==> flow/design.v <==
`timescale 1ns / 1ps
module mfe_lcd1602_controller(
    clk,
    rst,
    cmd,
    dat,
    vld,
    lwt,
    ready,
    lcd_rs,
    lcd_rw,
    lcd_en,
    lcd_data
);
parameter T_AS_MAX          = 6;          
parameter T_PW_MAX          = 24;         
parameter T_LW_MAX          = 180000;     
parameter T_SW_MAX          = 5000;       
parameter T_WIDTH           = 18;         
parameter SHORT_WAIT_ENABLE = 1;          
localparam S_IDLE = 2'b00;                
localparam S_INST = 2'b01;                
localparam S_ENAB = 2'b10;                
localparam S_WAIT = 2'b11;                
input          clk;
input          rst;
input          cmd;
input  [7 : 0] dat;
input          vld;
input          lwt;
output         ready;
output         lcd_rs;
output         lcd_rw;
output         lcd_en;
output [7 : 0] lcd_data;
reg [1 : 0] cur_state;
reg [1 : 0] nxt_state;
reg [7 : 0] dat_reg;
reg         cmd_reg;
reg         enb_reg;
reg         lwt_reg;
reg [T_WIDTH - 1 : 0] cnt;
wire                  cnt_enb;
wire                  cnt_max_vld;
always @(posedge clk) begin
    if (rst) begin
        dat_reg <= 8'b0;
        cmd_reg <= 1'b0;
        lwt_reg <= 1'b0;
    end
    if (vld) begin
        dat_reg <= dat;
        cmd_reg <= ~cmd;
        lwt_reg <= lwt;
    end
end
assign lcd_rs   = cmd_reg;
assign lcd_data = dat_reg;
assign lcd_rw   = 1'b0;
assign lcd_en   = enb_reg;
assign ready    = cur_state == S_IDLE;
always @(posedge clk) begin
    if (rst) begin
        cur_state <= S_IDLE;
    end
    else begin
        cur_state <= nxt_state;
    end
end
always @(*) begin
    if (rst) begin
        nxt_state = S_IDLE;
    end
    else begin
        case (cur_state)
            S_IDLE: begin
                nxt_state = vld ? S_INST : S_IDLE;
            end
            S_INST: begin
                nxt_state = cnt_max_vld ? S_ENAB : S_INST;
            end
            S_ENAB: begin
                nxt_state = cnt_max_vld ? S_WAIT : S_ENAB;
            end
            S_WAIT: begin
                nxt_state = cnt_max_vld ? S_IDLE : S_WAIT;
            end
            default: begin
                nxt_state = S_IDLE;
            end
        endcase
    end
end
always @(posedge clk) begin
    if (rst) begin
        enb_reg <= 1'b0;
    end
    else begin
        enb_reg <= cur_state == S_ENAB;
    end
end
generate;
    if (SHORT_WAIT_ENABLE) begin
        assign cnt_max_vld = (cur_state == S_INST) ? cnt == T_AS_MAX :
                     (cur_state == S_ENAB) ? cnt == T_PW_MAX :
                     (cur_state == S_WAIT) ? lwt_reg ? cnt == T_LW_MAX : cnt == T_SW_MAX : 1'b0;
    end
    else begin
        assign cnt_max_vld = (cur_state == S_INST) ? cnt == T_AS_MAX :
                     (cur_state == S_ENAB) ? cnt == T_PW_MAX :
                     (cur_state == S_WAIT) ? cnt == T_LW_MAX : 1'b0;
    end
endgenerate
assign cnt_enb = cur_state != S_IDLE;
always @(posedge clk) begin
    if (rst) begin
        cnt <= {T_WIDTH{1'b0}};
    end
    else if (cnt_enb) begin
        cnt <= (cnt_max_vld) ? {T_WIDTH{1'b0}} : cnt + 1'b1;
    end
end
endmodule
`timescale 1ns / 1ps
module mfe_lcd1602_controller_wrapper(
    clk,
    rst,
    clear,
    home,
    cenb,
    disp,
    dat,
    cmd,
    vld,
    shift,
    ready,
    lcd_rs,
    lcd_rw,
    lcd_en,
    lcd_data
    );
parameter T_AS_MAX          = 6;          
parameter T_PW_MAX          = 24;         
parameter T_LW_MAX          = 200000;     
parameter T_SW_MAX          = 5000;       
parameter T_WIDTH           = 18;         
parameter SHORT_WAIT_ENABLE = 0;          
parameter CURSOR_ON         = 0;
parameter SHIFT_CNT_MAX     = 25'd31249999;
parameter SHIFT_CNT_WIDTH   = 25;
parameter FSM_WIDTH         = 3;
localparam S_IDLE           = 'd0;       
localparam S_INIT           = 'd1;       
localparam S_LCMD           = 'd2;       
localparam S_SCMD           = 'd3;       
localparam S_SHIF           = 'd4;       
localparam S_DATA           = 'd5;       
input           clk;
input           rst;
input           clear;
input           home;
input           cenb;
input           disp;
input  [7 : 0]  dat;
input           cmd;
input           vld;
input  [1 : 0]  shift;
output          ready;
output          lcd_rs;
output          lcd_rw;
output          lcd_en;
output [7 : 0]  lcd_data;
reg [FSM_WIDTH - 1 : 0] cur_state;
reg [FSM_WIDTH - 1 : 0] nxt_state;
reg [            4 : 0] func_reg;
reg [            7 : 0] data_reg;
reg         lcdctrl_cmd;
reg [7 : 0] lcdctrl_dat;
reg         lcdctrl_vld;
reg         lcdctrl_lwt;
reg         lcdctrl_ready_cache;
wire        lcdctrl_ready;
wire        lcdctrl_accept;
wire        lcdctrl_done;
reg         init_reg;
reg [2 : 0] init_cnt;
wire        init_cnt_max_vld;
wire        lcmd_cnt_max_vld;
reg [SHIFT_CNT_WIDTH - 1 : 0] shift_cnt;
wire                          shift_vld;
wire                          disp_vld;
assign lcdctrl_accept = lcdctrl_ready & lcdctrl_vld;
assign lcdctrl_done   = ~lcdctrl_ready_cache & lcdctrl_ready;
always @(posedge clk) begin
    func_reg <= {cmd, disp, cenb, home, clear};
    data_reg <= dat;
    lcdctrl_ready_cache <= lcdctrl_ready;
end
assign disp_vld = disp ^ func_reg[3];
always @(posedge clk) begin
    if (rst) begin
        cur_state <= S_INIT;
    end
    else begin
        cur_state <= nxt_state;
    end
end
always @(*) begin
    case (cur_state)
        S_IDLE: begin
            lcdctrl_cmd = 1'b0;
            lcdctrl_dat = 8'b0;
            lcdctrl_vld = 1'b0;
            lcdctrl_lwt = 1'b0;
            if (!init_reg) begin
                nxt_state = lcdctrl_ready ? S_INIT : S_IDLE;
            end
            else begin
                nxt_state = (clear | home) ? S_LCMD :
                            (disp_vld | cenb | cmd) ? S_SCMD :
                            (|shift)       ? S_SHIF :
                            (vld)          ? S_DATA : S_IDLE;
            end
        end
        S_INIT: begin    
            lcdctrl_cmd = 1'b1;
            lcdctrl_vld = 1'b1;
            lcdctrl_lwt = 1'b1;
            case (init_cnt)
                3'd0: lcdctrl_dat = 8'h38;   
                3'd1: lcdctrl_dat = 8'h0C;   
                3'd2: lcdctrl_dat = 8'h01;   
                3'd3: lcdctrl_dat = 8'h06;   
                3'd4: lcdctrl_dat = 8'h80;   
                default: begin
                    lcdctrl_dat = 8'h80;
                    lcdctrl_vld = 1'b0;
                end
            endcase
            nxt_state = (init_cnt_max_vld & lcdctrl_done) ? S_IDLE : S_INIT;
        end
        S_LCMD: begin
            lcdctrl_cmd = 1'b1;
            lcdctrl_vld = 1'b1;
            lcdctrl_lwt = 1'b1;
            lcdctrl_dat = {6'b0, func_reg[1:0]};     
            nxt_state = lcdctrl_done ? S_IDLE : S_LCMD;
        end
        S_SCMD: begin
            lcdctrl_cmd = 1'b1;
            lcdctrl_vld = lcdctrl_ready & ~lcdctrl_done;
            lcdctrl_lwt = 1'b0;
            if (func_reg[4]) begin
                lcdctrl_dat = {1'b1, data_reg[6:0]};     
            end
            else begin
                lcdctrl_dat = {5'b1, func_reg[3:2], 1'b0};
            end
            nxt_state = lcdctrl_done ? S_IDLE : S_SCMD;
        end
        S_DATA: begin
            lcdctrl_cmd = 1'b0;
            lcdctrl_vld = lcdctrl_ready & ~lcdctrl_done;
            lcdctrl_lwt = 1'b0;
            lcdctrl_dat = data_reg;
            nxt_state = lcdctrl_done ? S_IDLE : S_DATA;
        end
        S_SHIF: begin
            lcdctrl_cmd = 1'b1;
            lcdctrl_vld = shift_vld;
            lcdctrl_lwt = 1'b0;
            lcdctrl_dat = {4'b0001, shift, 2'b00};
            nxt_state = (~|shift & lcdctrl_done) ? S_IDLE : S_SHIF;
        end
        default: begin
            nxt_state = S_IDLE;
            lcdctrl_cmd = 1'b0;
            lcdctrl_dat = 8'b0;
            lcdctrl_vld = 1'b0;
            lcdctrl_lwt = 1'b0;
        end
    endcase
end
assign ready = (cur_state == S_IDLE) & init_reg;
localparam INIT_CNT_MAX = 3'd5;
always @(posedge clk) begin
    if (rst) begin
        init_reg <= 1'b0;
    end
    else if (init_cnt_max_vld) begin
        init_reg <= 1'b1;
    end
end
assign init_cnt_max_vld = init_cnt == INIT_CNT_MAX;
always @(posedge clk) begin
    if (rst) begin
        init_cnt <= 3'b0;
    end
    else if (cur_state == S_INIT) begin
        init_cnt <= (lcdctrl_accept) ? init_cnt + 1'b1 : init_cnt;
    end
    else begin
        init_cnt <= 3'b0;
    end
end
assign shift_vld = shift_cnt == 25'b0;
always @(posedge clk) begin
    if (rst)begin
        shift_cnt <= 25'b0;
    end
    else if (cur_state == S_SHIF) begin
        shift_cnt <= (shift_vld) ? SHIFT_CNT_MAX : shift_cnt - 1'b1;
    end
end
mfe_lcd1602_controller 
    #(
    .T_AS_MAX           (T_AS_MAX),
    .T_PW_MAX           (T_PW_MAX),
    .T_LW_MAX           (T_LW_MAX),
    .T_SW_MAX           (T_SW_MAX),
    .T_WIDTH            (T_WIDTH),
    .SHORT_WAIT_ENABLE  (SHORT_WAIT_ENABLE)
    )
lcd_ctrl_i (
    .clk                (clk),
    .rst                (rst),
    .cmd                (lcdctrl_cmd),
    .dat                (lcdctrl_dat),
    .vld                (lcdctrl_vld),
    .lwt                (lcdctrl_lwt),
    .ready              (lcdctrl_ready),
    .lcd_rs             (lcd_rs),
    .lcd_rw             (lcd_rw),
    .lcd_en             (lcd_en),
    .lcd_data           (lcd_data)
);
endmodule
`timescale 1ns / 1ps
module mfe_lcd1602_demo_1(
    clk,
    rst,
    clear,
    home,
    disp,
    cenb,
    shift,
    lcd_rs,
    lcd_rw,
    lcd_en,
    lcd_data
    );
localparam A = 8'h41, B = 8'h42, C = 8'h43, D = 8'h44, E = 8'h45, F = 8'h46,
           G = 8'h47, H = 8'h48, I = 8'h49, J = 8'h4a, K = 8'h4b, L = 8'h4c,
           M = 8'h4d, N = 8'h4e, O = 8'h4f, P = 8'h50, Q = 8'h51, R = 8'h52,
           S = 8'h53, T = 8'h54, U = 8'h55, V = 8'h56, W = 8'h57, X = 8'h58,
           Y = 8'h59, Z = 8'h5a, SPACE = 8'h20;
localparam a = 8'h61, b = 8'h62, c = 8'h63, d = 8'h64, e = 8'h65, f = 8'h66,
           g = 8'h67, h = 8'h68, i = 8'h69, j = 8'h6a, k = 8'h6b, l = 8'h6c,
           m = 8'h6d, n = 8'h6e, o = 8'h6f, p = 8'h70, q = 8'h71, r = 8'h72,
           s = 8'h73, t = 8'h74, u = 8'h75, v = 8'h76, w = 8'h77, x = 8'h78,
           y = 8'h79, z = 8'h7a;
localparam NUM0 = 8'h30;
input           clk;
input           rst;
input           clear;
input           home;
input           disp;
input           cenb;
input  [1 : 0]  shift;
output          lcd_rs;
output          lcd_rw;
output          lcd_en;
output [7 : 0]  lcd_data;
wire cmd;
wire ready;
reg cenb_pp;
reg [7 : 0] dat;
reg         vld;
always @(posedge clk) begin
    cenb_pp <= cenb;
end
assign cmd = (dat == 8'hC0) & vld;
localparam CHAR_CNT_MAX = 5'd31;
reg [4 : 0] char_cnt;
always @(posedge clk) begin
    if (rst) begin
        char_cnt <= 5'b0;
    end
    else if (char_cnt < CHAR_CNT_MAX) begin
        char_cnt <= (ready) ? char_cnt + 1'b1 : char_cnt;
    end
end
always @(*) begin
    case (char_cnt)
        5'd0: dat = M;
        5'd1: dat = a;
        5'd2: dat = k;
        5'd3: dat = e;
        5'd4: dat = SPACE;
        5'd5: dat = F;
        5'd6: dat = P;
        5'd7: dat = G;
        5'd8: dat = A;
        5'd9: dat = SPACE;
        5'd10: dat = e;
        5'd11: dat = a;
        5'd12: dat = s;
        5'd13: dat = i;
        5'd14: dat = e;
        5'd15: dat = r;
        5'd16: dat = 8'hC0;  
        5'd17: dat = L;
        5'd18: dat = C;
        5'd19: dat = D;
        5'd20: dat = NUM0 + 1;
        5'd21: dat = NUM0 + 6;
        5'd22: dat = NUM0 + 0;
        5'd23: dat = NUM0 + 2;
        5'd24: dat = SPACE;
        5'd25: dat = D;
        5'd26: dat = e;
        5'd27: dat = m;
        5'd28: dat = o;
        5'd29: dat = SPACE;
        5'd30: dat = NUM0 + 1;
        5'd31: dat = SPACE;
        default: begin
            dat = SPACE;
        end
    endcase
    vld = ready & char_cnt < CHAR_CNT_MAX;
end
mfe_lcd1602_controller_wrapper lcd_ctrl (
    .clk            (clk),
    .rst            (rst),
    .clear          (clear),
    .home           (home),
    .cenb           (cenb_pp),
    .disp           (disp),
    .dat            (dat),
    .cmd            (cmd),
    .vld            (vld),
    .shift          (shift),
    .ready          (ready),
    .lcd_rs         (lcd_rs),
    .lcd_rw         (lcd_rw),
    .lcd_en         (lcd_en),
    .lcd_data       (lcd_data)
    );
endmodule
# From RTL to reports: mfe_lcd1602_demo_1
# What the tools print for mfe_lcd1602_demo_1, step after step.
# Line numbers count from 1 in the design file above.
# Cell names lack the library's common part.
# The mark -- stands for no value.
# setup
design,mfe_lcd1602_demo_1
clk_port,clk
cell_library,sky130hd
lib_corner,tt_025C_1v80

# Elaborated design
# Yosys after proc, flatten, opt, wreduce and memory -nomap, before mapping. Print and check cells are not counted. Equal cells are merged and count once.
# Yosys's memory passes give these memory sizes; they may raise the number of words (mostly to a power of two), join words into wider ones and drop unused or constant bits.
# word_totals
romBits,256
clocked_rd_ports_x_width,8
n_memories,1
register_bits,82
wordCells,100
# mem_list
memory,words,word_bits,read_ports,wr,line_no,rtl
(no name shown),32,8,1,0,394,case (char_cnt)
# op_classes
mux,34
bitwise,16
reduce_logical,13
add_sub_neg,4
eq_ne,17
cmp,1
# op_table
operator,count
case mux 8 bit (select 5 bit),1
case mux 8 bit (select 4 bit),1
subtractor 25 x 1 -> 25 bit (second input constant),1
zero test 25 bit,1
two-way mux 25 bit,1
two-way mux 8 bit,3
two-way mux 3 bit,7
adder 18 x 1 -> 18 bit (second input constant),1
== test 18 bit (second input constant),1
== test 18 x 3 -> 1 bit (second input constant),1
== test 18 x 5 -> 1 bit (second input constant),1
case mux 3 bit (select 6 bit),1
two-way mux 18 bit,1
== test 3 x 2 -> 1 bit (second input constant),4
== test 3 bit (second input constant),4
two-way mux 1 bit,11
two-way mux 5 bit,2
AND 1 bit,8
== test 8 bit (second input constant),1
case mux 2 bit (select 4 bit),1
two-way mux 2 bit,4
OR reduction 2 bit,3
== test 3 x 1 -> 1 bit (second input constant),2
zero test 3 bit,2
adder 5 x 1 -> 5 bit (second input constant),1
less-than comparator 5 bit (second input constant),1
OR reduction 5 bit,1
inverter 1 bit,4
# Not listed: further kinds 11, cells in them 15.

# Longest topological paths
# Yosys ltp: most cells in a row. Word level: on the elaborated netlist, between registers, memories and ports. Mapped: between sequential cells and ports; inverters and the memories' decode and read muxes count.
# depth
depth_word,9
abc_area,0
ltp_mapped,11

# Mapped cells and area
# The flow's flattened synthesis, as Yosys stat reports it; memories are mapped. The netlist is that of the ABC_AREA named above (0 if unset); the other value can give another one.
# Totals and module areas in this step are rounded.
# by_type
cell,count
dfxtp_1,84
edfxtp_1,9
nor2_1,71
ha_1,18
xnor2_1,20
xor2_1,20
a21oi_1,29
nand2_1,36
nor3_1,18
nor4_1,12
nand3_1,13
inv_1,17
o21ai_0,10
or3_1,8
clkbuf_1,13
a222oi_1,4
and2_1,6
nand4_1,6
# Not listed: further types 44, cells in them 88.
# synth_totals
cells,482
ffs,93
mapped_area_um2,4400
# The figures by module come from a second, unflattened synthesis with its own total; it is not the netlist above.
# hier_totals
cells_unflattened,525
area_unflattened_um2,4800
# Each row is one instance without its submodules.
# modules
module,area_um2,instances,n_cells
mfe_lcd1602_controller_wrapper,2200,1,250
mfe_lcd1602_controller,1400,1,147
mfe_lcd1602_demo_1,1100,1,128

# Path before layout
# Path of least setup slack by OpenSTA after synthesis, without wires, with an ideal clock, recovery checks aside; 20% of the period is set as input and as output delay. Where synthesis merged equal registers, the netlist keeps one of their names.
# synth_path
path_type,input-to-reg
from,input port rst
to,register (name not given)
arrival_ps,2571
setup_ps,125
clock_period_ps,4930
path_slack_ps,2235
in_delay_ps,986
delay_ps,1710
stages,8
synth_period_reached_ps,2695
# "delay_ps" = arrival - input delay + setup time.
# "stages" counts driving pins, that of a launching flip-flop among them; a cell with two outputs on the path counts twice.
# "synth_period_reached_ps" = period - worst setup slack (recovery checks aside). The figure is calculated, with input and output delays left at 20% of the set period.
# The rows between start and end are the longest chain of elaborated cells between them; the timing report does not say that the signal goes this way. Where chains are equally long, one stands for them.
# A line is the first line of the expression or statement that the cell stems from. Yosys adds cells for indexed reads and writes and turns some case tables into memories.
# synth_via
cell_sequence,clkbuf_1 -> nor3_1 -> ha_1 -> inv_1 -> o311ai_0 -> o21ai_0 -> o22ai_1 -> o2bb2ai_1
elab_chain_cells,1
# synth_lines
item,line_no,rtl
from (decl),364,input           rst;
two-way mux 5 bit,--,

# Timing after layout
# From the final timing report of entry A: the path of least setup slack in the routed layout; clock arrival at registers is part of the times.
# The report prints the path's times to 10 ps; the period is as set.
# layout_path
path_type,reg-to-reg
from,register lcd_ctrl.shift_cnt[14]
to,register lcd_ctrl.lcd_ctrl_i.dat_reg[4]
clock_period_ps,3300
path_slack_ps,540
setup_ps,330
arrival_ps,2760
stages,7
# The rows between start and end are the longest chain of elaborated cells between them; the timing report does not say that the signal goes this way. Where chains are equally long, one stands for them.
# The path ends at the enable pin of a flip-flop; only ways to that pin are counted.
# layout_via
cell_sequence,dfxtp_1 -> or4_4 -> or3_4 -> or4_4 -> nand2_1 -> a21oi_2 -> nand2_1
elab_chain_cells,3
# layout_lines
item,line_no,rtl
from (decl),189,reg [SHIFT_CNT_WIDTH - 1 : 0] shift_cnt;
from (assign),309,shift_cnt <= 25'b0;
from (assign),312,shift_cnt <= (shift_vld) ? SHIFT_CNT_MAX : shift_cnt - 1'b1;
zero test 25 bit,306,assign shift_vld = shift_cnt == 25'b0;
case mux 1 bit (select 4 bit),209,case (cur_state)
nonzero test 2 bit,--,
to (assign),47,dat_reg <= 8'b0;
to (assign),52,dat_reg <= dat;
to (decl),38,reg [7 : 0] dat_reg;

# Record of 2 stored runs of the RTL-to-layout flow on mfe_lcd1602_demo_1, platform sky130hd. The runs are unordered. Constraints: input delay and output delay 20% of the set period each, output load 0.01 pF.
# "achieved_clock_period_ps" is the run's clock period less its worst setup slack. It is reckoned from that one timing run; input and output delays stay at 20% of the period that was set.
# By "worst_path_ps" is meant the share of the clock period that the worst setup path is allowed (20% is reserved at inputs, 20% at outputs), minus its slack. Clock arrival times at its registers enter into it.
# "power_total_w" rests on the timing tool's default activity at the inputs, not on a simulated workload.
# "worst_path_ps" is given in steps of 10 ps.
# Values from the reports are rounded here.
# Settings: -- = not set for that run.
name,entry A,entry B
period_ns,3.3,2.9
CORE_UTILIZATION,44,68
SETUP_SLACK_MARGIN,0.38,--
PLACE_DENSITY_LB_ADDON,0.0,0.0
CORE_ASPECT_RATIO,0.5,1.32
CORE_MARGIN,9,2
CTS_CLUSTER_SIZE,91,--
CAP_MARGIN,20,0
SLEW_MARGIN,20,20
GPL_ROUTABILITY_DRIVEN,--,0
final_util_pct,52,78
synthArea_um2,4400,4400
power_total_w,0.0031,0.0031
achieved_clock_period_ps,2757,2668
cell_area_final_um2,5000,4800
tns_setup_ps,0,0
worst_path_ps,2760,2670
critical_path_type,reg-to-reg,reg-to-reg
die_um2,14000,7100
ws_setup_ps,540,230
hold_ws_ps,350,340
