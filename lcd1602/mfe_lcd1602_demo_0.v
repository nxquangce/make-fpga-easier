==> flow/design.v <==
`timescale 1ns / 1ps
module mfe_lcd1602_controller(
    clk,
    rst,
    cmd,
    dat,
    vld,
    lwt,
    ready,
    lcd_rs,
    lcd_rw,
    lcd_en,
    lcd_data
);
parameter T_AS_MAX          = 6;          
parameter T_PW_MAX          = 24;         
parameter T_LW_MAX          = 180000;     
parameter T_SW_MAX          = 5000;       
parameter T_WIDTH           = 18;         
parameter SHORT_WAIT_ENABLE = 1;          
localparam S_IDLE = 2'b00;                
localparam S_INST = 2'b01;                
localparam S_ENAB = 2'b10;                
localparam S_WAIT = 2'b11;                
input          clk;
input          rst;
input          cmd;
input  [7 : 0] dat;
input          vld;
input          lwt;
output         ready;
output         lcd_rs;
output         lcd_rw;
output         lcd_en;
output [7 : 0] lcd_data;
reg [1 : 0] cur_state;
reg [1 : 0] nxt_state;
reg [7 : 0] dat_reg;
reg         cmd_reg;
reg         enb_reg;
reg         lwt_reg;
reg [T_WIDTH - 1 : 0] cnt;
wire                  cnt_enb;
wire                  cnt_max_vld;
always @(posedge clk) begin
    if (rst) begin
        dat_reg <= 8'b0;
        cmd_reg <= 1'b0;
        lwt_reg <= 1'b0;
    end
    if (vld) begin
        dat_reg <= dat;
        cmd_reg <= ~cmd;
        lwt_reg <= lwt;
    end
end
assign lcd_rs   = cmd_reg;
assign lcd_data = dat_reg;
assign lcd_rw   = 1'b0;
assign lcd_en   = enb_reg;
assign ready    = cur_state == S_IDLE;
always @(posedge clk) begin
    if (rst) begin
        cur_state <= S_IDLE;
    end
    else begin
        cur_state <= nxt_state;
    end
end
always @(*) begin
    if (rst) begin
        nxt_state = S_IDLE;
    end
    else begin
        case (cur_state)
            S_IDLE: begin
                nxt_state = vld ? S_INST : S_IDLE;
            end
            S_INST: begin
                nxt_state = cnt_max_vld ? S_ENAB : S_INST;
            end
            S_ENAB: begin
                nxt_state = cnt_max_vld ? S_WAIT : S_ENAB;
            end
            S_WAIT: begin
                nxt_state = cnt_max_vld ? S_IDLE : S_WAIT;
            end
            default: begin
                nxt_state = S_IDLE;
            end
        endcase
    end
end
always @(posedge clk) begin
    if (rst) begin
        enb_reg <= 1'b0;
    end
    else begin
        enb_reg <= cur_state == S_ENAB;
    end
end
generate;
    if (SHORT_WAIT_ENABLE) begin
        assign cnt_max_vld = (cur_state == S_INST) ? cnt == T_AS_MAX :
                     (cur_state == S_ENAB) ? cnt == T_PW_MAX :
                     (cur_state == S_WAIT) ? lwt_reg ? cnt == T_LW_MAX : cnt == T_SW_MAX : 1'b0;
    end
    else begin
        assign cnt_max_vld = (cur_state == S_INST) ? cnt == T_AS_MAX :
                     (cur_state == S_ENAB) ? cnt == T_PW_MAX :
                     (cur_state == S_WAIT) ? cnt == T_LW_MAX : 1'b0;
    end
endgenerate
assign cnt_enb = cur_state != S_IDLE;
always @(posedge clk) begin
    if (rst) begin
        cnt <= {T_WIDTH{1'b0}};
    end
    else if (cnt_enb) begin
        cnt <= (cnt_max_vld) ? {T_WIDTH{1'b0}} : cnt + 1'b1;
    end
end
endmodule
`timescale 1ns / 1ps
module mfe_lcd1602_demo_0(
    clk,
    rst,
    lcd_rs,
    lcd_rw,
    lcd_en,
    lcd_data
    );
input           clk;
input           rst;
output          lcd_rs;
output          lcd_rw;
output          lcd_en;
output [7 : 0]  lcd_data;
reg  [7 : 0] cnt;
reg          vld;
reg  [9 : 0] lut;
wire         ready;
wire         cmd;
wire         lwt;
wire [7 : 0] dat;
always @(posedge clk) begin
    if (rst) begin
        cnt <= 0;
    end
    else if (cnt < 8'hff) begin
        if (ready & vld) cnt <= cnt + 1'b1;
    end
end
always @(posedge clk) begin
    if (rst) begin
        lut <= 10'b0;
    end
    else begin
        case (cnt)
            8'd0: lut <= 10'h138;
            8'd1: lut <= 10'h10C;
            8'd2: lut <= 10'h301;
            8'd3: lut <= 10'h106;
            8'd4: lut <= 10'h180;
            8'd5: lut <= 10'h020;    
            8'd6: lut <= 10'h057;
            8'd7: lut <= 10'h065;
            8'd8: lut <= 10'h06C;
            8'd9: lut <= 10'h063;
            8'd10: lut <= 10'h06F;
            8'd11: lut <= 10'h06D;
            8'd12: lut <= 10'h065;
            8'd13: lut <= 10'h020;
            8'd14: lut <= 10'h074;
            8'd15: lut <= 10'h06F;
            8'd16: lut <= 10'h020;
            8'd17: lut <= 10'h074;
            8'd18: lut <= 10'h068;
            8'd19: lut <= 10'h065;
            8'd20: lut <= 10'h020;
            8'd21: lut <= 10'h1C0;
            8'd22: lut <= 10'h044;    
            8'd23: lut <= 10'h069;    
            8'd24: lut <= 10'h067;    
            8'd25: lut <= 10'h069;    
            8'd26: lut <= 10'h06C;    
            8'd27: lut <= 10'h065;    
            8'd28: lut <= 10'h06E;    
            8'd29: lut <= 10'h074;    
            8'd30: lut <= 10'h020;    
            8'd31: lut <= 10'h041;    
            8'd32: lut <= 10'h072;    
            8'd33: lut <= 10'h074;    
            8'd34: lut <= 10'h079;    
            8'd35: lut <= 10'h0B0;    
            8'd36: lut <= 10'h05A;    
            8'd37: lut <= 10'h037;    
            default: lut <= 10'h120;
        endcase
    end
end
always @(posedge clk) begin
    if (rst) begin
        vld <= 1'b0;
    end
    else begin
        vld <= ready & (cnt < 8'd38);
    end
end
assign lwt = lut[9];
assign cmd = lut[8];
assign dat = lut[7:0];
mfe_lcd1602_controller #(
    .T_LW_MAX   (18'd200000)
    ) 
lcd_ctrl (
    .clk        (clk),
    .rst        (rst),
    .cmd        (cmd),
    .dat        (dat),
    .vld        (vld),
    .lwt        (lwt),
    .ready      (ready),
    .lcd_rs     (lcd_rs),
    .lcd_rw     (lcd_rw),
    .lcd_en     (lcd_en),
    .lcd_data   (lcd_data)
);
endmodule
Reports on mfe_lcd1602_demo_0. What the tools print for mfe_lcd1602_demo_0, step after step. Lines are those of the file above, counted from 1. Library cell names are shortened. The mark -- stands for no value.

Top module: mfe_lcd1602_demo_0. Clock port: clk. Standard-cell library: sky130hd. Library corner: tt_025C_1v80.

Elaborated design. Yosys after proc, flatten, opt, wreduce and memory -nomap, before mapping. Print and check cells are not counted. Equal cells are merged and count once. Yosys's memory passes give these memory sizes; they may raise the number of words (mostly to a power of two), join words into wider ones and drop unused or constant bits.

The figure for register bits is 50. Under ROM bits stands 640. For word width x clocked read ports the number is 10. For memory cells the number is 1. For input port bits the number is 2. For output and inout port bits the number is 11. Elaborated cells: 50.

Memories: (no name shown) (depth 64, width 10, rd ports 1, write ports 0, RTL line 159) `case (cnt)`.

Under add/sub/neg operators stands 2. Magnitude comparators: 2. Under eq/ne operators stands 7. The entry for multiplexer cells reads 18. The figure for bitwise gates (word level) is 4. Reductions and logical operators: 6.

Operators by type and width (number): 18-bit by 1-bit adder with 18-bit output with constant B (1); 18-bit by 13-bit equality test with 1-bit output with constant B (1); 18-bit equality test with constant B (1); 18-bit by 3-bit equality test with 1-bit output with constant B (1); 18-bit by 5-bit equality test with 1-bit output with constant B (1); 18-bit two-way mux (1); 8-bit two-way mux (2); 6-bit two-way mux (2); 9-bit two-way mux (1); 1-bit two-way mux (9); 8-bit by 1-bit adder with 8-bit output with constant B (1); 8-bit by 6-bit < comparator with 1-bit output with constant B (1); 8-bit < comparator with constant B (1); 2-bit parallel mux with 4-bit select (1); 2-bit equality test with constant B (2); 2-bit zero test (2); 2-bit nonzero test (2); 2-bit two-way mux (2); 1-bit bitwise AND (2); 1-bit NOT (2); 2-bit by 1-bit equality test with 1-bit output with constant B (1); 2-bit AND reduction (1); 2-bit OR reduction (1).

Depth. Yosys ltp: most cells in a row. Word level: on the elaborated netlist, between registers, memories and ports. Mapped: between sequential cells and ports; inverters and the memories' decode and read muxes count.

The figure for depth after elaboration is 7. For ABC_AREA the number is 0. Mapped depth: 10.

After synthesis. Yosys stat after the flow's synthesis: flattened, memories mapped to cells. It holds for the ABC_AREA given above (unset counts as 0); a run with the other value may have another netlist.

Cells by type (number): dfxtp_1 (50); edfxtp_1 (10); ha_1 (11); nor2_1 (32); and2_1 (17); nand3_1 (19); xnor2_1 (9); a21oi_1 (14); xor2_1 (8); nand2_1 (18); nor3_1 (13); a31oi_1 (10); nand4_1 (10); buf_6 (4); buf_4 (5); inv_1 (10); o211ai_1 (5); and4_1 (4).

Not listed: further types 54, cells in them 109.

Cells in the netlist: 358. For mapped area the number is 3283.1 sq um. The figure for sequential part of the area is 1301.2 sq um. Flip-flops: 60. For buffer cells the number is 25.

By module: a second synthesis without flattening, with its own total; a netlist apart from the flattened one above.

Cells (unflattened synthesis): 339. Under area (unflattened synthesis) stands 3166.8 sq um.

Each row is one instance without its submodules.

Modules: mfe_lcd1602_demo_0 (times used 1, cells 192, area 1675.4 sq um, seq. area 580.6 sq um); mfe_lcd1602_controller #(T_LW_MAX=200000) (times used 1, cells 147, area 1491.4 sq um, seq. area 720.7 sq um).

Timing after synthesis. Source: OpenSTA report_checks on the synthesized netlist (no wires, ideal clock, input and output delay 20% of the period each), path of least setup slack; recovery checks are left aside. Register names are those of the netlist, which keeps one name where synthesis merged equal registers.

Kind: register to register. Start: reg cnt[1]. End: reg (name not given). Clock period: 2720 ps. The entry for setup time reads 92 ps. Time at the first pin: 0 ps. Under data arrival time stands 2418 ps. The entry for data required time reads 2628 ps. Under path slack stands 209 ps. The figure for delay of the path is 2510 ps. Stages on the path: 11. Under synthesis period reached stands 2511 ps.

"delay of the path" is the arrival time less input delay plus setup time. "stages on the path" counts driving pins, that of a launching flip-flop among them; a cell with two outputs on the path counts twice. "synthesis period reached" is the clock period less the worst setup slack; recovery checks do not enter. This is arithmetic on one report: input and output delays are still those of the set period (20% each).

Cells stage by stage: dfxtp_1 -> ha_1 -> and4_1 -> a22oi_2 -> a21oi_1 -> inv_1 -> ha_1 -> o211ai_1 -> o311a_1 -> o31ai_1 -> o32ai_1.

RTL lines, path after synthesis: start: declaration (RTL line 139) `reg  [7 : 0] cnt;`; start: assignment (RTL line 148) `cnt <= 0;`; start: assignment (RTL line 151) `if (ready & vld) cnt <= cnt + 1'b1;`.

No chain of elaborated cells between the ends is given.

Worst path after layout. Path of least setup slack in the final report of run 1 (OpenROAD, finished layout, wires in). Where an end is a register, its clock arrival counts in the times. The path's times are printed in steps of 10 ps; the period is the one set.

Kind: register to register. Start: reg cnt[0]. End: reg (name not given). Clock period: 3760 ps. The entry for setup time reads 130 ps. Time at the first pin: 330 ps. Under data arrival time stands 3120 ps. The entry for data required time reads 3960 ps. Under path slack stands 830 ps. Stages on the path: 12.

Cells stage by stage: dfxtp_1 -> ha_1 -> nand4_1 -> o2111ai_1 -> a21oi_1 -> buf_4 -> inv_1 -> ha_1 -> inv_1 -> o311a_1 -> o31ai_1 -> o32ai_1.

RTL lines, path after layout: start: declaration (RTL line 139) `reg  [7 : 0] cnt;`; start: assignment (RTL line 148) `cnt <= 0;`; start: assignment (RTL line 151) `if (ready & vld) cnt <= cnt + 1'b1;`.

No chain of elaborated cells between the ends is given.

Add stored flow runs of mfe_lcd1602_demo_0

Measured results for mfe_lcd1602_demo_0: 2 stored runs of the Yosys and OpenROAD flow on sky130hd. The settings differ; the order carries no meaning. The constraints put input and output delay at 20% of the set period each and load the outputs with 0.01 pF. "time on the worst setup path" means the part of the period allowed to the worst setup path (the constraints hold back 20% at inputs and 20% at outputs) less its slack; where the path has registers, the arrival times of their clocks count too. "total power after layout": no workload was simulated; the value follows from the tool's default switching activity. "time on the worst setup path" is given in steps of 10 ps.

Files of run 1:
==> flow/run.sh <==
#!/bin/bash
# the make line also repeats the synthesis and layout settings of config.mk as NAME=value (left out here)
make -C /OpenROAD-flow-scripts/flow DESIGN_CONFIG=/design/flow/config.mk WORK_HOME=/design/flow/orfs CLKGATE_MAP_FILE= finish
==> flow/config.mk <==
export PLATFORM = sky130hd
export DESIGN_NAME = mfe_lcd1602_demo_0
export DESIGN_NICKNAME = mfe_lcd1602_demo_0
export VERILOG_FILES = /design/flow/design.v
export SDC_FILE = /design/flow/constraint.sdc
export NUM_CORES = 4
export LEC_CHECK = 0
export CAP_MARGIN = 20
export CORE_MARGIN = 2
export CORE_UTILIZATION = 40
export SLEW_MARGIN = 20
==> flow/constraint.sdc <==
create_clock -name core_clock -period 3.76 [get_ports {clk}]
set_input_delay 0.7520 -clock core_clock [delete_from_list [all_inputs] [get_ports {clk}]]
set_output_delay 0.7520 -clock core_clock [all_outputs]
set_load 0.01 [all_outputs]

Results of run 1. The worst hold slack in the final report comes to 429 ps. For the time on the worst setup path the run shows 2930 ps. Worst path kind: register to register. The standard-cell area after layout comes to 3617.2 sq um. The measured total power after layout is 0.001493 W. The measured chip area in the Yosys report is 3283.1 sq um. The area of the die is 8948.2 sq um. The worst setup slack after layout is 834 ps. The final utilization stands at 0.447.

Files of run 2:
==> flow/run.sh <==
#!/bin/bash
# the make line also repeats the synthesis and layout settings of config.mk as NAME=value (left out here)
make -C /OpenROAD-flow-scripts/flow DESIGN_CONFIG=/design/flow/config.mk WORK_HOME=/design/flow/orfs CLKGATE_MAP_FILE= finish
==> flow/config.mk <==
export PLATFORM = sky130hd
export DESIGN_NAME = mfe_lcd1602_demo_0
export DESIGN_NICKNAME = mfe_lcd1602_demo_0
export VERILOG_FILES = /design/flow/design.v
export SDC_FILE = /design/flow/constraint.sdc
export NUM_CORES = 4
export LEC_CHECK = 0
export ABC_AREA = 1
export CAP_MARGIN = 20
export CELL_PAD_IN_SITES_GLOBAL_PLACEMENT = 1
export CORE_MARGIN = 2
export CORE_UTILIZATION = 39
export GPL_TIMING_DRIVEN = 0
export MIN_ROUTING_LAYER = met2
export SLEW_MARGIN = 20
export TNS_END_PERCENT = 60
==> flow/constraint.sdc <==
create_clock -name core_clock -period 2.58 [get_ports {clk}]
set_input_delay 0.5160 -clock core_clock [delete_from_list [all_inputs] [get_ports {clk}]]
set_output_delay 0.5160 -clock core_clock [all_outputs]
set_load 0.01 [all_outputs]

Results of run 2. The worst hold slack in the final report comes to 415 ps. For the time on the worst setup path the run shows 1890 ps. Worst path kind: input to register. The standard-cell area after layout comes to 3718.6 sq um. The measured total power after layout is 0.002371 W. The measured chip area in the Yosys report is 3263.1 sq um. The area of the die is 9114.5 sq um. The worst setup slack after layout is 173 ps. The final utilization stands at 0.455.
