==> flow/design.v <==
`timescale 1ns / 1ps
module mfe_led7seg_74hc595_controller (
    clk,
    rst,
    dat,
    vld,
    rdy,
    sclk,
    rclk,
    dio
    );
function integer clogb2;
   input [31:0] value;
   integer 	i;
   begin
      clogb2 = 0;
      for(i = 0; 2**i < value; i = i + 1)
	clogb2 = i + 1;
   end
endfunction
parameter   DIG_NUM       = 8;                           
parameter   SEG_NUM       = 8;                           
localparam  DAT_WIDTH_RAW = DIG_NUM + SEG_NUM;
localparam  DAT_WIDTH     = 2**clogb2(DAT_WIDTH_RAW);    
parameter   DIV_WIDTH     = 8;                           
input                     clk;
input                     rst;
input [DAT_WIDTH - 1 : 0] dat;
input                     vld;
output                    rdy;
output                    sclk;
output                    rclk;
output                    dio;
reg [DAT_WIDTH - 1 : 0] dat_reg;
reg                     start;
reg [DIV_WIDTH - 1:0]   div_cnt=0;
reg                     sclk_reg=0;
wire                    sclk_enb;
localparam CNT_WIDTH = clogb2(DAT_WIDTH);
reg [CNT_WIDTH - 1 : 0] cnt;
reg                     rclk_enb;
wire                    stop;
assign stop = rclk & (div_cnt == 0);
localparam MISS_BIT = DAT_WIDTH - DAT_WIDTH_RAW;
always @(posedge clk) begin
    if (rst) begin
        dat_reg <= {DAT_WIDTH{1'b0}};
    end
    else if (vld) begin
        dat_reg <= {dat[DAT_WIDTH_RAW - 1 -: DAT_WIDTH>>1],
                    {MISS_BIT{1'b0}}, dat[0 +: ((DAT_WIDTH>>1) - MISS_BIT)]};
    end
    else if (sclk_enb) begin
        dat_reg <= dat_reg << 1;
    end
end
always @(posedge clk) begin
    if (rst) begin
        start <= 1'b0;
    end
    else if (vld) begin
        start <= 1'b1;
    end
    else if (stop) begin
        start <= 1'b0;
    end
end
assign rdy = ~start;
assign dio = dat_reg[DAT_WIDTH - 1];
always @(posedge clk) begin
    div_cnt <= div_cnt + 1'b1;
end
assign sclk_enb = (div_cnt == 'd1) & sclk_reg;
always @(posedge clk) begin
    if (start) begin
        if (div_cnt == 0) sclk_reg <= ~sclk_reg;
    end
end
assign sclk = sclk_reg & start;
always @(posedge clk) begin
    if (rst) begin
        cnt <= {CNT_WIDTH{1'b0}};
    end
    else if (start & sclk_enb) begin
        cnt <= cnt + 1'b1;
    end
end
always @(posedge clk) begin
    if (rst) begin
        rclk_enb <= 1'b0;
    end
    if (vld) begin
        rclk_enb <= 1'b0;
    end
    else if (sclk_enb) begin
        rclk_enb <= 1'b1;
    end
end
assign rclk = (cnt == 'd0) & ~sclk & rclk_enb;
endmodule
`timescale 1ns / 1ps
module mfe_led7seg_74hc595_controller_wrapper (
    clk,
    rst,
    dat,
    vld,
    sclk,
    rclk,
    dio
    );
parameter   DIG_NUM       = 8;                       
parameter   SEG_NUM       = 8;                       
localparam  CHA_WIDTH     = DIG_NUM + SEG_NUM;       
localparam  DAT_WIDTH     = SEG_NUM * DIG_NUM;       
parameter   DIV_WIDTH     = 8;                       
function integer clogb2;
   input [31:0] value;
   integer 	i;
   begin
      clogb2 = 0;
      for(i = 0; 2**i < value; i = i + 1)
	clogb2 = i + 1;
   end
endfunction
input                     clk;
input                     rst;
input [DAT_WIDTH - 1 : 0] dat;
input                     vld;
output                    sclk;
output                    rclk;
output                    dio;
reg  [DAT_WIDTH - 1 : 0] dat_reg;
wire [CHA_WIDTH - 1 : 0] char_pos [DIG_NUM - 1 : 0];
always @(posedge clk) begin
    if (rst) begin
        dat_reg <= {DAT_WIDTH{1'b0}};
    end
    else if (vld) begin
        dat_reg <= dat;
    end
end
genvar i;
generate
    for (i = 0; i < DIG_NUM; i = i + 1) begin
        assign char_pos[i] = dat_reg[SEG_NUM * (i + 1) - 1 : SEG_NUM * i];
    end
endgenerate
localparam CNT_WIDTH = clogb2(DIG_NUM);
reg [CHA_WIDTH - 1 : 0] char;
reg [CNT_WIDTH - 1 : 0] cnt;
reg [  DIG_NUM - 1 : 0] pos;
wire                    char_vld;
wire                    ready;
assign char_vld = ready;
always @(posedge clk) begin
    if (rst) cnt <= 0;
    else if (char_vld) begin
        cnt <= cnt + 1'b1; 
    end
end
always @(posedge clk) begin
    if (rst) begin
        pos  <= {{{DIG_NUM - 1}{1'b0}}, 1'b1};
    end
    else if (char_vld) begin
        pos  <= {pos[DIG_NUM - 2 : 0], pos[DIG_NUM - 1]};
    end
end
always @(posedge clk) begin
    if (rst) begin
        char <= {CHA_WIDTH{1'b0}};
    end
    else begin
        char <= {char_pos[cnt], pos};
    end
end
mfe_led7seg_74hc595_controller
    #(
    .DIG_NUM    (DIG_NUM),
    .SEG_NUM    (SEG_NUM),
    .DIV_WIDTH  (DIV_WIDTH)
    )
led7seg_74hc595_ctrl
    (
    .clk        (clk),
    .rst        (rst),
    .dat        (char),
    .vld        (char_vld),
    .rdy        (ready),
    .sclk       (sclk),
    .rclk       (rclk),
    .dio        (dio)
    );
endmodule
`timescale 1ns / 1ps
module mfe_led7seg_74hc595_demo_1(
    clk,
    rst,
    btn,
    sclk,
    rclk,
    dio
    );
parameter   DIG_NUM       = 8;
parameter   SEG_NUM       = 8;
localparam  CHA_WIDTH     = DIG_NUM + SEG_NUM;
localparam  DAT_WIDTH     = SEG_NUM * DIG_NUM;
parameter   DIV_WIDTH     = 8;
parameter NUM_0 = 8'hC0, NUM_1 = 8'hF9, NUM_2 = 8'hA4, NUM_3 = 8'hB0, NUM_4 = 8'h99,
          NUM_5 = 8'h92, NUM_6 = 8'h82, NUM_7 = 8'hF8, NUM_8 = 8'h80, NUM_9 = 8'h90,
          NUM_A = 8'h8C, NUM_b = 8'hBF, NUM_C = 8'hC6, NUM_d = 8'hA1, NUM_E = 8'h86,
          NUM_F = 8'hFF, NUM_LINE = 8'hbf;
input  clk;
input  rst;
input  btn;
output sclk;
output rclk;
output dio;
reg [DAT_WIDTH - 1 : 0] data;
reg                     rst_vld;
reg                     btn_vld_p;
reg                     btn_vld_n;
reg               [2:0] ff_rst;
reg               [2:0] ff_btn;
wire                    vld;
always @(posedge clk) begin
    if (rst) begin
        data <= {NUM_7, NUM_6, NUM_5, NUM_4, NUM_3, NUM_2, NUM_1, NUM_0};
    end
    else if (btn_vld_p) begin
        data <= {data[DAT_WIDTH - SEG_NUM - 1 : 0], data[DAT_WIDTH - 1 : DAT_WIDTH - SEG_NUM]};
    end
end
always @(posedge clk) begin
    ff_rst[0]   <= rst;
    ff_rst[2:1] <= ff_rst[1:0];
    ff_btn[0]   <= btn;
    ff_btn[2:1] <= ff_btn[1:0];
    rst_vld     <= ff_rst[2] & ~ff_rst[1];
    btn_vld_n   <= ff_btn[2] & ~ff_btn[1];
    btn_vld_p   <= ~ff_btn[2] & ff_btn[1];
end
assign vld = rst_vld | btn_vld_n;
mfe_led7seg_74hc595_controller_wrapper
    #(
    .DIG_NUM    (DIG_NUM),
    .SEG_NUM    (SEG_NUM),
    .DIV_WIDTH  (DIV_WIDTH)
    )
led7seg_ctrl_wrapper(
    .clk        (clk),
    .rst        (rst),
    .dat        (data),
    .vld        (vld),
    .sclk       (sclk),
    .rclk       (rclk),
    .dio        (dio)
    );
endmodule
# ---- From RTL to reports: mfe_led7seg_74hc595_demo_1
# The steps from the RTL of mfe_led7seg_74hc595_demo_1 to its reports follow in flow order.
# Line numbers count from 1 in the design file above.
# Not given: -
dict set report inputs {
  top_module {mfe_led7seg_74hc595_demo_1}
  clk_port {clk}
  library {sky130hd}
  lib_corner {tt_025C_1v80}
}

# ---- After elaboration
# Counts by Yosys on the flattened word-level netlist (proc, flatten, opt, wreduce). Print and check cells are left out. Cells with the same type and inputs are merged into one.
dict set report word_totals {
  register_bits 195
  inputBits 3
  out_inout_bits 3
  word_cells 55
}
dict set report classes {
  n_addsub 3
  n_eq 9
  n_mux 7
  logic 15
  n_reduce_logical 5
}
# op count
set ops {}
lappend ops {{parallel mux 8 bit (select 8 bit)} 1}
lappend ops {{2-to-1 mux 16 bit} 2}
lappend ops {{== test 3 bit (second input constant)} 4}
lappend ops {{bitwise AND 1 bit} 9}
lappend ops {{adder 8 x 1 -> 8 bit (second input constant)} 1}
lappend ops {{== test 8 x 1 -> 1 bit (second input constant)} 1}
lappend ops {{logical NOT 8 bit} 1}
lappend ops {{== test 3 x 2 -> 1 bit (second input constant)} 2}
lappend ops {{inverter 1 bit} 5}
lappend ops {{adder 4 x 1 -> 4 bit (second input constant)} 1}
lappend ops {{logical NOT 4 bit} 1}
lappend ops {{2-to-1 mux 1 bit} 4}
lappend ops {{adder 3 x 1 -> 3 bit (second input constant)} 1}
lappend ops {{== test 3 x 1 -> 1 bit (second input constant)} 1}
lappend ops {{logical NOT 3 bit} 1}
lappend ops {{inequality test 2 x 1 -> 1 bit (second input constant)} 1}
lappend ops {{AND reduction 2 bit} 1}
lappend ops {{nonzero test 2 bit} 1}
lappend ops {{OR 1 bit} 1}

# ---- Depth
# Longest topological path by Yosys (ltp), each cell counted once; first at word level (registers and memories cut), then after technology mapping (sequential cells cut; the memories' decode and read muxes count).
dict set report logic_depth {
  depth_word 7
  ABC_AREA 0
  ltp_mapped 10
  mapped_depth_nobuf 5
}

# ---- Synthesis result
# Yosys stat after the flow's synthesis: flattened, memories mapped to cells. It holds for the ABC_AREA given above (unset counts as 0); a run with the other value may have another netlist.
# Totals and module areas in this step are rounded.
# type count type_area_um2
set by_type {}
lappend by_type {sky130_fd_sc_hd__dfxtp_1 194 3.88E+03}
lappend by_type {sky130_fd_sc_hd__nand2_1 154 578.054}
lappend by_type {sky130_fd_sc_hd__mux2i_1 44 440.422}
lappend by_type {sky130_fd_sc_hd__a21oi_1 68 340.326}
lappend by_type {sky130_fd_sc_hd__nor2b_1 42 262.752}
lappend by_type {sky130_fd_sc_hd__a211o_1 29 253.994}
lappend by_type {sky130_fd_sc_hd__clkbuf_1 54 202.694}
lappend by_type {sky130_fd_sc_hd__nor2_1 53 198.941}
lappend by_type {sky130_fd_sc_hd__mux2_2 16 180.173}
lappend by_type {sky130_fd_sc_hd__and3b_1 16 140.134}
lappend by_type {sky130_fd_sc_hd__ha_1 11 137.632}
lappend by_type {sky130_fd_sc_hd__nand4_1 20 125.12}
lappend by_type {sky130_fd_sc_hd__nand3_1 18 90.086}
lappend by_type {sky130_fd_sc_hd__o21ai_0 15 75.072}
lappend by_type {sky130_fd_sc_hd__a221oi_1 8 70.067}
lappend by_type {sky130_fd_sc_hd__a22o_1 7 61.309}
lappend by_type {sky130_fd_sc_hd__a311oi_1 7 61.309}
lappend by_type {sky130_fd_sc_hd__nor3_1 9 45.043}
# Not listed: further types 26, cells in them 54.
dict set report mapped {
  stdcells 819
  mapped_area_um2 7540
  seqArea_um2 3910
  ff_cells 195
  buffers 67
}
# By module: a second synthesis without flattening, with its own total; a netlist apart from the flattened one above.
dict set report hier_totals {
  hier_cells 732
  hier_area_um2 7820
}
# Each row is one instance without its submodules.
# module instances n_cells area_um2 mod_seq_area_um2
set modules {}
lappend modules {mfe_led7seg_74hc595_controller_wrapper 1 344 3600 1820}
lappend modules {mfe_led7seg_74hc595_demo_1 1 222 2570 1460}
lappend modules {mfe_led7seg_74hc595_controller 1 166 1650 631}

# ---- Timing after synthesis
# Source: OpenSTA report_checks on the synthesized netlist (no wires, ideal clock, input and output delay 20% of the period each), path of least setup slack; recovery checks are left aside. Register names are those of the netlist, which keeps one name where synthesis merged equal registers.
dict set report synth_path {
  kind {flip-flop to flip-flop}
  start {register led7seg_ctrl_wrapper.cnt[2]}
  end {register led7seg_ctrl_wrapper.char[14]}
  period_ns 3.12
  setup_time_ns 0.088
  launch_ns 0.000
  arrival_ns 2.348
  required_time_ns 3.032
  setup_slack_ns 0.683
  path_delay_ns 2.436
  path_stages 11
  path_buffers 5
  synth_period_reached_ns 2.437
}
# "path_delay_ns" = arrival - input delay + setup time.
# "path_stages" counts driving pins, that of a launching flip-flop among them; a cell with two outputs on the path counts twice.
# "synth_period_reached_ns" is the clock period less the worst setup slack; recovery checks do not enter. This is arithmetic on one report: input and output delays are still those of the set period (20% each).
# Between the ends stands the longest chain of elaborated cells between them, by number of cells; it is not shown to be the way that was timed. Of several equally long chains one is given.
# A line is the first line of the expression or statement that the cell stems from. Yosys adds cells for indexed reads and writes and turns some case tables into memories.
dict set report synth_between {
  cell_sequence {sky130_fd_sc_hd__dfxtp_1 sky130_fd_sc_hd__buf_2 sky130_fd_sc_hd__buf_1 sky130_fd_sc_hd__inv_1 sky130_fd_sc_hd__ha_1 sky130_fd_sc_hd__clkbuf_1 sky130_fd_sc_hd__or4_1 sky130_fd_sc_hd__buf_2 sky130_fd_sc_hd__or2_0 sky130_fd_sc_hd__buf_6 sky130_fd_sc_hd__a311oi_2}
  elab_chain_cells 2
  cells_between 9
  lines_between 1
  classes_between {7 x eq/ne; 1 x mux; 1 x reduce/logical}
}
# element line_no
set synth_rtl {}
lappend synth_rtl {{from (decl)} 150} ;# reg [CNT_WIDTH - 1 : 0] cnt;
lappend synth_rtl {{from (assign)} 156} ;# if (rst) cnt <= 0;
lappend synth_rtl {{from (assign)} 158} ;# cnt <= cnt + 1'b1;
lappend synth_rtl {{== test 3 bit} 174} ;# char <= {char_pos[cnt], pos};
lappend synth_rtl {{parallel mux 8 bit (select 8 bit)} 174}
lappend synth_rtl {{to (assign)} 171} ;# char <= {CHA_WIDTH{1'b0}};
lappend synth_rtl {{to (assign)} 174}
lappend synth_rtl {{to (decl)} 149} ;# reg [CHA_WIDTH - 1 : 0] char;

Add stored flow runs of mfe_led7seg_74hc595_demo_1

Below are 2 stored runs of the flow (Yosys, OpenROAD; platform sky130hd) on mfe_led7seg_74hc595_demo_1, each with its settings, unordered. Constraints: input delay and output delay 20% of the set period each, output load 0.01 pF.

[flow] entry A: files
==> flow/run.sh <==
#!/bin/bash
# the make line also repeats the synthesis and layout settings of config.mk as NAME=value (left out here)
make -C /OpenROAD-flow-scripts/flow DESIGN_CONFIG=/design/flow/config.mk WORK_HOME=/design/flow/orfs CLKGATE_MAP_FILE= finish
==> flow/config.mk <==
export PLATFORM = sky130hd
export DESIGN_NAME = mfe_led7seg_74hc595_demo_1
export DESIGN_NICKNAME = mfe_led7seg_74hc595_demo_1
export VERILOG_FILES = /design/flow/design.v
export SDC_FILE = /design/flow/constraint.sdc
export NUM_CORES = 4
export LEC_CHECK = 0
export CAP_MARGIN = 20
export CELL_PAD_IN_SITES_DETAIL_PLACEMENT = 2
export CORE_ASPECT_RATIO = 1.18
export CORE_MARGIN = 2
export CORE_UTILIZATION = 68
export GPL_ROUTABILITY_DRIVEN = 1
export GPL_TIMING_DRIVEN = 0
export MIN_ROUTING_LAYER = met2
export PLACE_DENSITY = 0.57
export SETUP_SLACK_MARGIN = 0.42
export SLEW_MARGIN = 20
==> flow/constraint.sdc <==
create_clock -name core_clock -period 1.75 [get_ports {clk}]
set_input_delay 0.3500 -clock core_clock [delete_from_list [all_inputs] [get_ports {clk}]]
set_output_delay 0.3500 -clock core_clock [all_outputs]
set_load 0.01 [all_outputs]

[flow] entry A: unfinished; tool error in placement

[flow] entry B: files
==> flow/run.sh <==
#!/bin/bash
# the make line also repeats the synthesis and layout settings of config.mk as NAME=value (left out here)
make -C /OpenROAD-flow-scripts/flow DESIGN_CONFIG=/design/flow/config.mk WORK_HOME=/design/flow/orfs CLKGATE_MAP_FILE= finish
==> flow/config.mk <==
export PLATFORM = sky130hd
export DESIGN_NAME = mfe_led7seg_74hc595_demo_1
export DESIGN_NICKNAME = mfe_led7seg_74hc595_demo_1
export VERILOG_FILES = /design/flow/design.v
export SDC_FILE = /design/flow/constraint.sdc
export NUM_CORES = 4
export LEC_CHECK = 0
export CAP_MARGIN = 10
export CELL_PAD_IN_SITES_DETAIL_PLACEMENT = 1
export CELL_PAD_IN_SITES_GLOBAL_PLACEMENT = 3
export CORE_MARGIN = 2
export CORE_UTILIZATION = 69
export CTS_CLUSTER_SIZE = 75
export GPL_ROUTABILITY_DRIVEN = 0
export PLACE_DENSITY = 0.9
export SETUP_SLACK_MARGIN = 0.09
export SLEW_MARGIN = 20
export TNS_END_PERCENT = 100
==> flow/constraint.sdc <==
create_clock -name core_clock -period 2.81 [get_ports {clk}]
set_input_delay 0.5620 -clock core_clock [delete_from_list [all_inputs] [get_ports {clk}]]
set_output_delay 0.5620 -clock core_clock [all_outputs]
set_load 0.01 [all_outputs]

[flow] entry B: unfinished; error GPL-0301 in placement
